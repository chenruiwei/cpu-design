==> flow/design.v <==
module DigitalDriver (
    input  wire        rst,
    input  wire        clk,
    input  wire [11:0] addr,
    input  wire        wen,
    input  wire [31:0] wdata,
    output reg  [ 7:0] dig_en,
    output wire        DN_A,
    output wire        DN_B,
    output wire        DN_C,
    output wire        DN_D,
    output wire        DN_E,
    output wire        DN_F,
    output wire        DN_G,
    output wire        DN_DP
);
  reg [ 7:0] led_n;   
  reg [ 3:0] num;   
  reg [31:0] data;
  localparam CNT_END = 32'd49999;
  reg [31:0] cnt;
  assign DN_A  = led_n[7];
  assign DN_B  = led_n[6];
  assign DN_C  = led_n[5];
  assign DN_D  = led_n[4];
  assign DN_E  = led_n[3];
  assign DN_F  = led_n[2];
  assign DN_G  = led_n[1];
  assign DN_DP = led_n[0];
  always @(posedge clk or posedge rst) begin
    if (rst) cnt <= 32'd0;
    else if (cnt == CNT_END) cnt <= 32'd0;
    else cnt <= cnt + 32'd1;
  end
  always @(posedge clk or posedge rst) begin
    if (rst) dig_en <= 8'b11111110;
    else if (cnt == CNT_END) dig_en <= {dig_en[6:0], dig_en[7]};
  end
  always @(posedge clk or posedge rst) begin
    if (rst) data <= 32'd0;
    else if (wen) data <= wdata;
  end
  always @(*) begin
    case (dig_en)
      8'b11111110: num = data[3:0];
      8'b11111101: num = data[7:4];
      8'b11111011: num = data[11:8];
      8'b11110111: num = data[15:12];
      8'b11101111: num = data[19:16];
      8'b11011111: num = data[23:20];
      8'b10111111: num = data[27:24];
      8'b01111111: num = data[31:28];
      default: num = 4'he;
    endcase
  end
  always @(*) begin
    case (num)
      4'h0: led_n = 8'b00000011;
      4'h1: led_n = 8'b10011111;
      4'h2: led_n = 8'b00100101;
      4'h3: led_n = 8'b00001101;
      4'h4: led_n = 8'b10011001;
      4'h5: led_n = 8'b01001001;
      4'h6: led_n = 8'b01000001;
      4'h7: led_n = 8'b00011111;
      4'h8: led_n = 8'b00000001;
      4'h9: led_n = 8'b00011001;
      4'ha: led_n = 8'b00010001;
      4'hb: led_n = 8'b11000001;
      4'hc: led_n = 8'b11100101;
      4'hd: led_n = 8'b10000101;
      4'he: led_n = 8'b01100001;
      4'hf: led_n = 8'b01110001;
      default: led_n = 8'b11111111;
    endcase
  end
endmodule
Step by step through the tools: DigitalDriver
Tool output for the design above, in the order of the flow. Lines are those of the file above, counted from 1. Library cell names are shortened. Not given: --

Top module: DigitalDriver. Clock port: clk. Library: sky130hd. Corner: tt_025C_1v80.

Elaborated design
Source: Yosys, flattened and elaborated, memories not mapped. Widths are those after wreduce; folded enables and synchronous resets count as part of the registers. Registers that Yosys merges into a memory's read port (data or address) are not register bits. Print and check cells do not count. Equal cells are merged and count once. Yosys's memory passes give these memory sizes; they may raise the number of words (mostly to a power of two), join words into wider ones and drop unused or constant bits.

For output and inout bits the number is 16. For input port bits the number is 47. The entry for memory bits (read-only) reads 112. The entry for memories reads 1. The entry for flip-flop bits (word level) reads 72. For word-level cells the number is 16.

Memory list: (no name shown) (depth 16, bits a word 7, read ports 1, write ports 0, RTL line 57) `case (num)`.

The entry for equality and inequality tests reads 9. $add $sub $neg: 1. For muxes and demuxes the number is 2.

Operators with widths (count): == test 8 bit with constant B (7); adder 32 x 1 -> 32 bit with constant B (1); == test 32 x 16 -> 1 bit with constant B (1); parallel mux 4 bit (select 8 bit) (1); two-way mux 32 bit (1); == test 8 x 7 -> 1 bit with constant B (1).

Logic depth
Depth = most cells in a row (Yosys ltp): at word level without a register or memory, in the mapped netlist without a sequential cell, where the memories' decode and read muxes count.

For depth in word-level cells the number is 2. ABC_AREA: 0. Gate-level depth with buffers: 10. The figure for mapped depth without buffers is 10.

Synthesis result
The flow's flattened synthesis, as Yosys stat reports it; memories are mapped. The netlist is that of the ABC_AREA named above (0 if unset); the other value can give another one. Totals and module areas in this step are rounded.

Cell types (count): dfrtp_1 (65); mux2_2 (40); dfstp_2 (7); xnor2_1 (15); xor2_1 (15); ha_1 (8); a22oi_1 (12); nor2_1 (23); mux2i_1 (7); nand2_1 (17); nand4_1 (10); nand3_1 (12); nand3b_1 (8); nor2b_1 (7); and3_1 (6); o22a_1 (4); nor4_1 (5); nor3_2 (3).

Other cell types: 32; their cells: 51.

Standard cells after synthesis: 315. For mapped flip-flops the number is 72. The figure for cell area after synthesis is 0.00367 sq mm. The entry for buffers reads 8. For area of sequential cells the number is 0.00181 sq mm.

Path before layout
Source: OpenSTA report_checks on the synthesized netlist (no wires, ideal clock, input and output delay 20% of the period each), path of least setup slack; recovery checks are left aside. Register names are those of the netlist, which keeps one name where synthesis merged equal registers.

Kind: register to output. Start point: register dig_en[1]. End point: output DN_D. Under launch time at the first pin stands 0.000 ns. Under buffers on the path stands 0. The entry for driving pins on the path reads 10. Setup slack: -0.043 ns. The entry for arrival reads 2.579 ns. Path delay: 2.579 ns. Under clock period stands 3.17 ns. The entry for period reached after synthesis reads 3.213 ns.

"path delay" is the arrival time less input delay plus setup time. A path that ends at an output port has no setup time. "driving pins on the path": output pins that drive a net of the path, with the launching flip-flop's if there is one; two outputs of one cell count as two. "period reached after synthesis" = period - worst setup slack (recovery checks aside). The figure is calculated, with input and output delays left at 20% of the set period. The rows between start and end are the longest chain of elaborated cells between them; the timing report does not say that the signal goes this way. Where chains are equally long, one stands for them. Each line given opens the expression or statement behind the cell; cells for indexed reads and writes are added by Yosys, which also makes memories of some case tables. A memory read counts as a cell of the chain, while the word-level depth stops at memories.

Path through: dfstp_2 -> nand2_2 -> or3_4 -> o22ai_4 -> o211a_1 -> inv_1 -> ha_1 -> nor2_1 -> mux2_4 -> o21ai_1. Cells in the longest elaborated chain: 3. For elaborated cells between the ends (all ways) the number is 10. Under RTL lines with such cells stands 2. Classes of those cells: 8 x eq/ne; 1 x mux; 1 x memory.

Ends and longest elaborated chain, post-synthesis: from (decl) (RTL line 7) `output reg  [ 7:0] dig_en,`; from (assign) (RTL line 36) `if (rst) dig_en <= 8'b11111110;`; from (assign) (RTL line 37) `else if (cnt == CNT_END) dig_en <= {dig_en[6:0], dig_en[7]};`; == test 8 x 7 -> 1 bit (RTL line 44) `case (dig_en)`; parallel mux 4 bit (select 8 bit) (RTL line 44); memory (16 x 7 bit) (RTL line 57) `case (num)`; to (decl) (RTL line 11) `output wire        DN_D,`.

Timing after layout
From the final timing report of flow run A: the path of least setup slack in the routed layout; clock arrival at registers is part of the times.

Kind: register to output. Start point: register dig_en[6]. End point: output DN_D. Under clock period stands 2.13 ns. Setup slack: -1.07 ns. The entry for arrival reads 2.78 ns. Under launch time at the first pin stands 0.35 ns. The entry for driving pins on the path reads 12. Under buffers on the path stands 3.

The rows between start and end are the longest chain of elaborated cells between them; the timing report does not say that the signal goes this way. Where chains are equally long, one stands for them. A memory read counts as a cell of the chain, while the word-level depth stops at memories.

Path through: dfstp_2 -> nand4_1 -> buf_4 -> buf_4 -> a21oi_4 -> o211a_4 -> inv_4 -> ha_4 -> nor2_2 -> mux2_4 -> o21ai_4 -> buf_2. Cells in the longest elaborated chain: 3. For elaborated cells between the ends (all ways) the number is 10. Under RTL lines with such cells stands 2. Classes of those cells: 8 x eq/ne; 1 x mux; 1 x memory.

Ends and longest elaborated chain, post-layout: from (decl) (RTL line 7) `output reg  [ 7:0] dig_en,`; from (assign) (RTL line 36) `if (rst) dig_en <= 8'b11111110;`; from (assign) (RTL line 37) `else if (cnt == CNT_END) dig_en <= {dig_en[6:0], dig_en[7]};`; == test 8 x 7 -> 1 bit (RTL line 44) `case (dig_en)`; parallel mux 4 bit (select 8 bit) (RTL line 44); memory (16 x 7 bit) (RTL line 57) `case (num)`; to (decl) (RTL line 11) `output wire        DN_D,`.

Wiki page: DigitalDriver / flow data

Module DigitalDriver, platform sky130hd: 2 stored runs of the flow (Yosys, OpenROAD) with differing settings, in no particular order. Input and output delays are each 20% of the period that was set; the output load is 0.01 pF. "period achieved" = clock period - worst setup slack. The figure is calculated, with input and output delays left at 20% of the set period. "power consumption": no workload was simulated; the value follows from the tool's default switching activity. The measured numbers are rounded.

Flow run A has these settings: period_ns 2.13; CORE_UTILIZATION 57; SETUP_SLACK_MARGIN -0.15; PLACE_DENSITY_LB_ADDON 0.08; TNS_END_PERCENT 25; CTS_CLUSTER_DIAMETER 201; CAP_MARGIN 20; CORE_MARGIN 2; SLEW_MARGIN 20. The power consumption is 2960 µW. For the final design utilization the run shows 80.3%. The measured synthesized cell area is 0.00367 sq mm. The period achieved reads 3.203 ns. The worst setup slack after layout comes to -1.07 ns. The measured die area is 0.00709 sq mm. For the standard-cell area after layout the run shows 0.00504 sq mm.

Flow run B has these settings: period_ns 4.32; CAP_MARGIN 20; CORE_MARGIN 2; CORE_UTILIZATION 40; SLEW_MARGIN 20. The power consumption is 1450 µW. For the final design utilization the run shows 51.9%. The measured synthesized cell area is 0.00367 sq mm. The period achieved reads 4.113 ns. The worst setup slack after layout comes to 0.207 ns. The measured die area is 0.00995 sq mm. For the standard-cell area after layout the run shows 0.00457 sq mm.
